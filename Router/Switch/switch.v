==> flow/design.v <==
`timescale 1ns / 1ps
module crossbar
#(parameter DATA_WIDTH = 8,
  parameter N_BIT_SEL = 3)
(input [DATA_WIDTH-1:0] In_L, In_N, In_E, In_W, In_S,
 output reg [DATA_WIDTH-1:0] Out_L, Out_N, Out_E, Out_W, Out_S,
 input[N_BIT_SEL-1:0] Select_L, Select_N,Select_E, Select_W, Select_S
    );
	always@(*)
		begin
					case(Select_L)
						3'd0: Out_L = In_L;
						3'd1: Out_L = In_N;
						3'd2: Out_L = In_E;
						3'd3: Out_L = In_S;
						3'd4: Out_L = In_W;
						default: Out_L = 0;
					endcase
					case(Select_N)
						3'd0: Out_N = In_L;
						3'd1: Out_N = In_N;
						3'd2: Out_N = In_E;
						3'd3: Out_N = In_S;
						3'd4: Out_N = In_W;
						default: Out_N = 0;
					endcase
					case(Select_W)
						3'd0: Out_W = In_L;
						3'd1: Out_W = In_N;
						3'd2: Out_W = In_E;
						3'd3: Out_W = In_S;
						3'd4: Out_W = In_W;
						default: Out_W = 0;
					endcase
					case(Select_S)
						3'd0: Out_S = In_L;
						3'd1: Out_S = In_N;
						3'd2: Out_S = In_E;
						3'd3: Out_S = In_S;
						3'd4: Out_S = In_W;
						default: Out_S = 0;
					endcase
					case(Select_E)
						3'd0: Out_E = In_L;
						3'd1: Out_E = In_N;
						3'd2: Out_E = In_E;
						3'd3: Out_E = In_S;
						3'd4: Out_E = In_W;
						default: Out_E = 0;
					endcase
		end
endmodule
`timescale 1ns / 1ps
module switch_atriber
#(parameter N_BIT_SEL = 3,
  parameter N_REGISTER = 3)
( input [N_REGISTER-1:0] request_L, request_N, request_E, request_S, request_W,
  output reg grant_L,grant_N,grant_E,grant_S,grant_W,
  input full_L, full_N, full_E, full_S, full_W,
  input clk, rst,
  output reg [N_BIT_SEL-1:0] select_L, select_N, select_E, select_S, select_W
);
reg [N_REGISTER-1:0] request[4:0];
reg [2:0] count;
localparam [N_REGISTER-1:0] OUT_L = 3'b000;
localparam [N_REGISTER-1:0] OUT_E = 3'b001;
localparam [N_REGISTER-1:0] OUT_W = 3'b010;
localparam [N_REGISTER-1:0] OUT_N = 3'b011;
localparam [N_REGISTER-1:0] OUT_S = 3'b100;
localparam [N_BIT_SEL-1:0] IN_NON = 3'd5;
localparam [N_BIT_SEL-1:0] IN_L = 3'd0;
localparam [N_BIT_SEL-1:0] IN_N = 3'd1;
localparam [N_BIT_SEL-1:0] IN_E = 3'd2;
localparam [N_BIT_SEL-1:0] IN_S = 3'd3;
localparam [N_BIT_SEL-1:0] IN_W = 3'd4;
always@*
	begin
		request[0] <= request_L;
		request[1] <= request_N;
		request[2] <= request_E;
		request[3] <= request_S;
		request[4] <= request_W;
	end
always@(posedge clk, posedge rst)
	begin
		if(rst)
			begin
				select_L = IN_NON;
				select_N = IN_NON;
				select_E = IN_NON;
				select_W = IN_NON;
				select_S = IN_NON;
				grant_L = 0;
				grant_N = 0;
				grant_E = 0;
				grant_W = 0;
				grant_S = 0;
				count = 0;
			end
		else
			begin
				if(count < 5)
					begin
						if(request[count] == OUT_L)  
							begin
								case(count)
									0: select_L = IN_L;  
									1: select_L = IN_N;  
									2: select_L = IN_E;  
									3: select_L = IN_S;  
									4: select_L = IN_W;  
									default: select_L = IN_NON;
								endcase
							end
						 else if(request[count] == OUT_E) 
							begin
								case(count)
									0: select_E = IN_L;  
									1: select_E = IN_N;  
									2: select_E = IN_E;  
									3: select_E = IN_S;  
									4: select_E = IN_W;  
									default: select_E = IN_NON;
								endcase
							end
						else if(request[count] == OUT_W) 
							begin
								case(count)
									0: select_W = IN_L;  
									1: select_W = IN_N;  
									2: select_W = IN_E;  
									3: select_W = IN_S;  
									4: select_W = IN_W;  
									default: select_W = IN_NON;
								endcase
							end
						else if(request[count] == OUT_N) 
							begin
								case(count)
									0: select_N = IN_L;  
									1: select_N = IN_N;  
									2: select_N = IN_E;  
									3: select_N = IN_S;  
									4: select_N = IN_W;  
									default: select_N = IN_NON;
								endcase
							end
						else if(request[count] == OUT_S) 
							begin
								case(count)
									0: select_S = IN_L;  
									1: select_S = IN_N;  
									2: select_S = IN_E;  
									3: select_S = IN_S;  
									4: select_S = IN_W;  
									default: select_S = IN_NON;
								endcase
							end
						else
							begin
								select_L = IN_NON;
								select_N = IN_NON;
								select_E = IN_NON;
								select_W = IN_NON;
								select_S = IN_NON;
							end
						if((select_L == IN_L && full_L == 1'b0) || (select_N == IN_L && full_N == 1'b0) || (select_E == IN_L && full_E == 1'b0) ||
							(select_W == IN_L && full_W == 1'b0) || (select_S == IN_L && full_S == 1'b0))
								grant_L = 1;
						else
								grant_L = 0;
						if((select_L == IN_N && full_L == 1'b0) || (select_N == IN_N && full_N == 1'b0) || (select_E == IN_N && full_E == 1'b0)||
							(select_W == IN_N && full_W == 1'b0) || (select_S == IN_N && full_S == 1'b0))
								grant_N = 1;
						else
								grant_N = 0;
						if((select_L == IN_E && full_L == 1'b0) || (select_N == IN_E && full_N == 1'b0) || (select_E == IN_E && full_E == 1'b0) ||
							(select_W == IN_E && full_W == 1'b0) || (select_S == IN_E && full_S == 1'b0))							 
								grant_E = 1;
						else
								grant_E = 0;	
						if((select_L == IN_W && full_L == 1'b0) || (select_N == IN_W && full_N == 1'b0)|| (select_E == IN_W && full_E == 1'b0) ||
							(select_W == IN_W && full_W == 1'b0) || (select_S == IN_W && full_S == 1'b0))
								grant_W = 1;
						else
								grant_W = 0;
						if((select_L == IN_S && full_L == 1'b0) || (select_N == IN_S && full_N == 1'b0) || (select_E == IN_S && full_E == 1'b0) ||
							(select_W == IN_S && full_W == 1'b0) || (select_S == IN_S && full_S == 1'b0))
								grant_S = 1;
						else
								grant_S = 0;
					end
				if(count == 4)
					count = 0;
				else
					count = count + 1;
			end
	end
endmodule
`timescale 1ns / 1ps
module switch
#(parameter N_BIT_SEL = 3,
  parameter N_REGISTER = 3,
  parameter DATA_WIDTH = 8)
(input [DATA_WIDTH-1:0] In_L, In_N, In_E, In_W, In_S,
 output [DATA_WIDTH-1:0] Out_L, Out_N, Out_E, Out_W, Out_S,
 input clk, rst,
 input [N_REGISTER-1:0] request_L, request_N, request_E, request_S, request_W,
 output grant_L,grant_N,grant_E,grant_S,grant_W,
 input full_L, full_N, full_E, full_S, full_W  
    );
wire [N_BIT_SEL-1:0] select_L, select_N, select_E, select_S, select_W;
crossbar ST (.In_L(In_L),.In_N(In_N),.In_E(In_E),.In_W(In_W),.In_S(In_S),
					.Out_L(Out_L),.Out_N(Out_N),.Out_E(Out_E),.Out_W(Out_W),.Out_S(Out_S),
					.Select_L(select_L),.Select_N(select_N),.Select_E(select_E),.Select_S(select_S),.Select_W(select_W));
switch_atriber SA (.clk(clk),.rst(rst),
							.select_L(select_L),.select_N(select_N),.select_E(select_E),.select_S(select_S),.select_W(select_W),
							.request_L(request_L),.request_N(request_N),.request_E(request_E),.request_S(request_S),.request_W(request_W),
							.grant_L(grant_L),.grant_N(grant_N),.grant_E(grant_E),.grant_S(grant_S),.grant_W(grant_W),
							.full_L(full_L),.full_N(full_N),.full_E(full_E),.full_S(full_S),.full_W(full_W));
endmodule
# Step by step through the tools: switch
# The steps from the RTL of switch to its reports follow in flow order.
# Line numbers count from 1 in the design file above.
# Operators: Yosys type, input widths -> output width; for muxes data width and select width s.
# Library cell names are shortened.
# The mark n/a stands for no value.
# inputs
design,switch
clock_port,clk
library,sky130hd
lib_corner,tt_025C_1v80

# Word-level counts
# Yosys after proc, flatten, opt, wreduce and memory -nomap, before mapping. Print and check cells are not counted. Equal cells are merged and count once.
# classes
add_sub_neg,1
n_cmp,1
n_eq,48
muxes,58
logic,5
reduce_logical,57
# ops
op,count
$pmux 8 s5,5
$mux 3,46
$eq 3x2->1 const B,24
$eq 3x1->1 const B,12
$eq 3x3->1 const B,12
$logic_not 3->1,12
$pmux 3 s5,2
$logic_and 1x1->1,25
$logic_or 1x1->1,20
$not 1->1,5
$mux 1,5
$add 3x1->3 const B,1
$lt 3x3->1 const B,1
# bits
register_bits,23
in_bits,62
out_inout_bits,45
word_cells,181

# Depth
# Depth = most cells in a row (Yosys ltp): at word level without a register or memory, in the mapped netlist without a sequential cell, where the memories' decode and read muxes count.
# logic_depth
word_depth,35
ABC_AREA,0
ltp_mapped,13
ltp_nobuf,10

# Netlist
# Yosys stat after the flow's synthesis: flattened, memories mapped to cells. It holds for the ABC_AREA given above (unset counts as 0); a run with the other value may have another netlist.
# The area totals of this step are shown rounded.
# by_type
cell,count,type_area_um2
dfrtp_1,38,950.912
a222oi_1,40,400.384
dfstp_2,15,394.128
a22oi_1,50,375.36
nand2_1,67,251.491
nor2_1,32,120.115
o21ai_0,22,110.106
a21oi_1,18,90.086
clkbuf_1,23,86.333
a22o_1,9,78.826
nor3_1,13,65.062
ha_1,5,62.56
buf_6,5,56.304
inv_1,13,48.797
mux2i_1,4,40.038
a31oi_1,6,37.536
nand2b_1,6,37.536
nor3_4,2,32.531
# Not listed: further types 60, cells in them 108.
# mapped
stdcells,476
yosys_area_um2,4200
seqArea_um2,1350
flip_flops,53
n_buf,41
# By module: a second synthesis without flattening, with its own total; a netlist apart from the flattened one above.
# hier_totals
hier_cells,425
hier_area_um2,3340
# Each row is one instance without its submodules.
# modules
module,instances,cells,mod_area_um2,seq_area_um2
switch_atriber,1,199,1690,588
crossbar,1,226,1650,0.0
switch,1,0,0.0,0.0

# Path before layout
# OpenSTA on the mapped netlist: ideal clock, no wires. The path of least setup slack (recovery checks aside). Input and output delay are each 20% of the period. Register names are those of the netlist, which keeps one name where synthesis merged equal registers.
# synth_timing
path_type,register to register
start,register SA.count[0]
end,register (no name shown)
tclk_ps,3830
setup_ps,88
t_first_pin_ps,0
t_arrival_ps,2731
required_time_ps,3742
setup_slack_ps,1011
path_delay_ps,2819
path_stages,14
path_buffers,3
period_less_setup_slack_ps,2819
# "path_delay_ps" is the arrival time less input delay plus setup time.
# "path_stages": output pins that drive a net of the path, with the launching flip-flop's if there is one; two outputs of one cell count as two.
# "period_less_setup_slack_ps" = period - worst setup slack (recovery checks aside). The figure is calculated, with input and output delays left at 20% of the set period.
# The rows between start and end are the longest chain of elaborated cells between them; the timing report does not say that the signal goes this way. Where chains are equally long, one stands for them.
# A line is the first line of the expression or statement that the cell stems from. Yosys adds cells for indexed reads and writes and turns some case tables into memories.
# At most two assigning lines are given for a register; there are more.
# synth_between
cell_sequence,dfrtp_1 ha_1 ha_1 buf_16 a32oi_1 o21ai_1 mux2_4 buf_6 nor2_1 buf_2 a21oi_1 a21oi_1 inv_1 or3_1
elab_chain_cells,28
cone_cells,34
cone_classes,compare: 1; eq/ne: 8; mux: 23; reduce/logical: 2
# synth_lines
element,line_no,rtl
from (decl),64,reg [2:0] count;
from (assign),98,count = 0;
from (assign),196,count = count + 1;
$eq 3x3->1,104,if(request[count] == OUT_L)
$pmux 3 s5,104,
$mux 3,102,if(count < 5)
$logic_not 3->1,104,
$mux 3,104,
$mux 3,102,
$eq 3x1->1,115,else if(request[count] == OUT_E)
(+14 left out),n/a,
$eq 3x3->1,148,else if(request[count] == OUT_S)
$mux 3,148,
$mux 3,137,else if(request[count] == OUT_N)
$mux 3,126,else if(request[count] == OUT_W)
$mux 3,115,
$mux 3,104,
$mux 3,102,

# Worst path after layout
# Path of least setup slack in the final report of entry B (OpenROAD, finished layout, wires in). Where an end is a register, its clock arrival counts in the times.
# The path's times are printed in steps of 10 ps; the period is the one set.
# layout_timing
path_type,register to register
start,register SA.count[0]
end,register SA.grant_S
tclk_ps,1590
setup_ps,70
t_first_pin_ps,300
t_arrival_ps,3200
required_time_ps,1830
setup_slack_ps,-1370
path_stages,12
path_buffers,1
# The rows between start and end are the longest chain of elaborated cells between them; the timing report does not say that the signal goes this way. Where chains are equally long, one stands for them.
# At most two assigning lines are given for a register; there are more.
# layout_between
cell_sequence,dfrtp_1 inv_2 ha_4 or4_4 a21oi_4 a31oi_4 maj3_4 buf_4 a2bb2oi_4 nor4_1 a21oi_1 a31oi_1
elab_chain_cells,35
cone_cells,73
cone_classes,compare: 1; eq/ne: 13; mux: 48; reduce/logical: 11
# layout_lines
element,line_no,rtl
from (decl),64,reg [2:0] count;
from (assign),98,count = 0;
from (assign),196,count = count + 1;
$eq 3x3->1,104,if(request[count] == OUT_L)
$pmux 3 s5,104,
$mux 3,102,if(count < 5)
$logic_not 3->1,104,
$mux 3,104,
$mux 3,102,
$eq 3x1->1,115,else if(request[count] == OUT_E)
(+18 left out),n/a,
$mux 3,115,
$mux 3,104,
$mux 3,102,
$eq 3x2->1,187,if((select_L == IN_S && full_L == 1'b0) || (select_N == IN_S && full_N == 1'b0) || (select_E == IN_S && full_E ...
$logic_and 1x1->1,187,
$logic_or 1x1->1 x4,187,
$mux 1,187,
to (assign),189,grant_S = 1;
to (assign),191,grant_S = 0;
to (decl),58,"output reg grant_L,grant_N,grant_E,grant_S,grant_W,"

# Settings and measured results of 2 stored flow runs for module switch (sky130hd), not sorted in any way. The constraints put input and output delay at 20% of the set period each and load the outputs with 0.01 pF.
# "clock_period_reached_ps": clock period set for the run, less the worst setup slack. It is reckoned from that one timing run; input and output delays stay at 20% of the period that was set.
# "worstPathTime_ps" = time allowed to the worst setup path (clock period - input delay - output delay, where it has them) - its slack; a late launch clock adds to it, a late capture clock takes from it.
# "fin_power_uw" rests on the timing tool's default activity at the inputs, not on a simulated workload.
# "worstPathTime_ps" is given in steps of 10 ps.
# Results are given in rounded form.
# Among the settings, . means not set for that run.
# Results: . = not shown.
name,entry A,entry B
period_ns,2.81,1.59
CORE_UTILIZATION,71,30
CAP_MARGIN,20,15
CORE_MARGIN,2,2
SLEW_MARGIN,20,20
PLACE_DENSITY,.,0.93
TNS_END_PERCENT,.,70
ABC_AREA,.,0
CTS_CLUSTER_SIZE,.,58
CTS_CLUSTER_DIAMETER,.,271
post_route_util_pct,.,55.6
fin_power_uw,.,4210
fin_tns_ps,.,-64100
final_stdcell_area_um2,.,7660
synth_area_um2,.,4200
ws_setup_ps,.,-1370
clock_period_reached_ps,.,2963
dieArea_um2,.,15000
worstPathTime_ps,.,2960
timing.worst_path_kind,.,register to register
# Entry A: unfinished; error DPL-0038 in clock tree synthesis
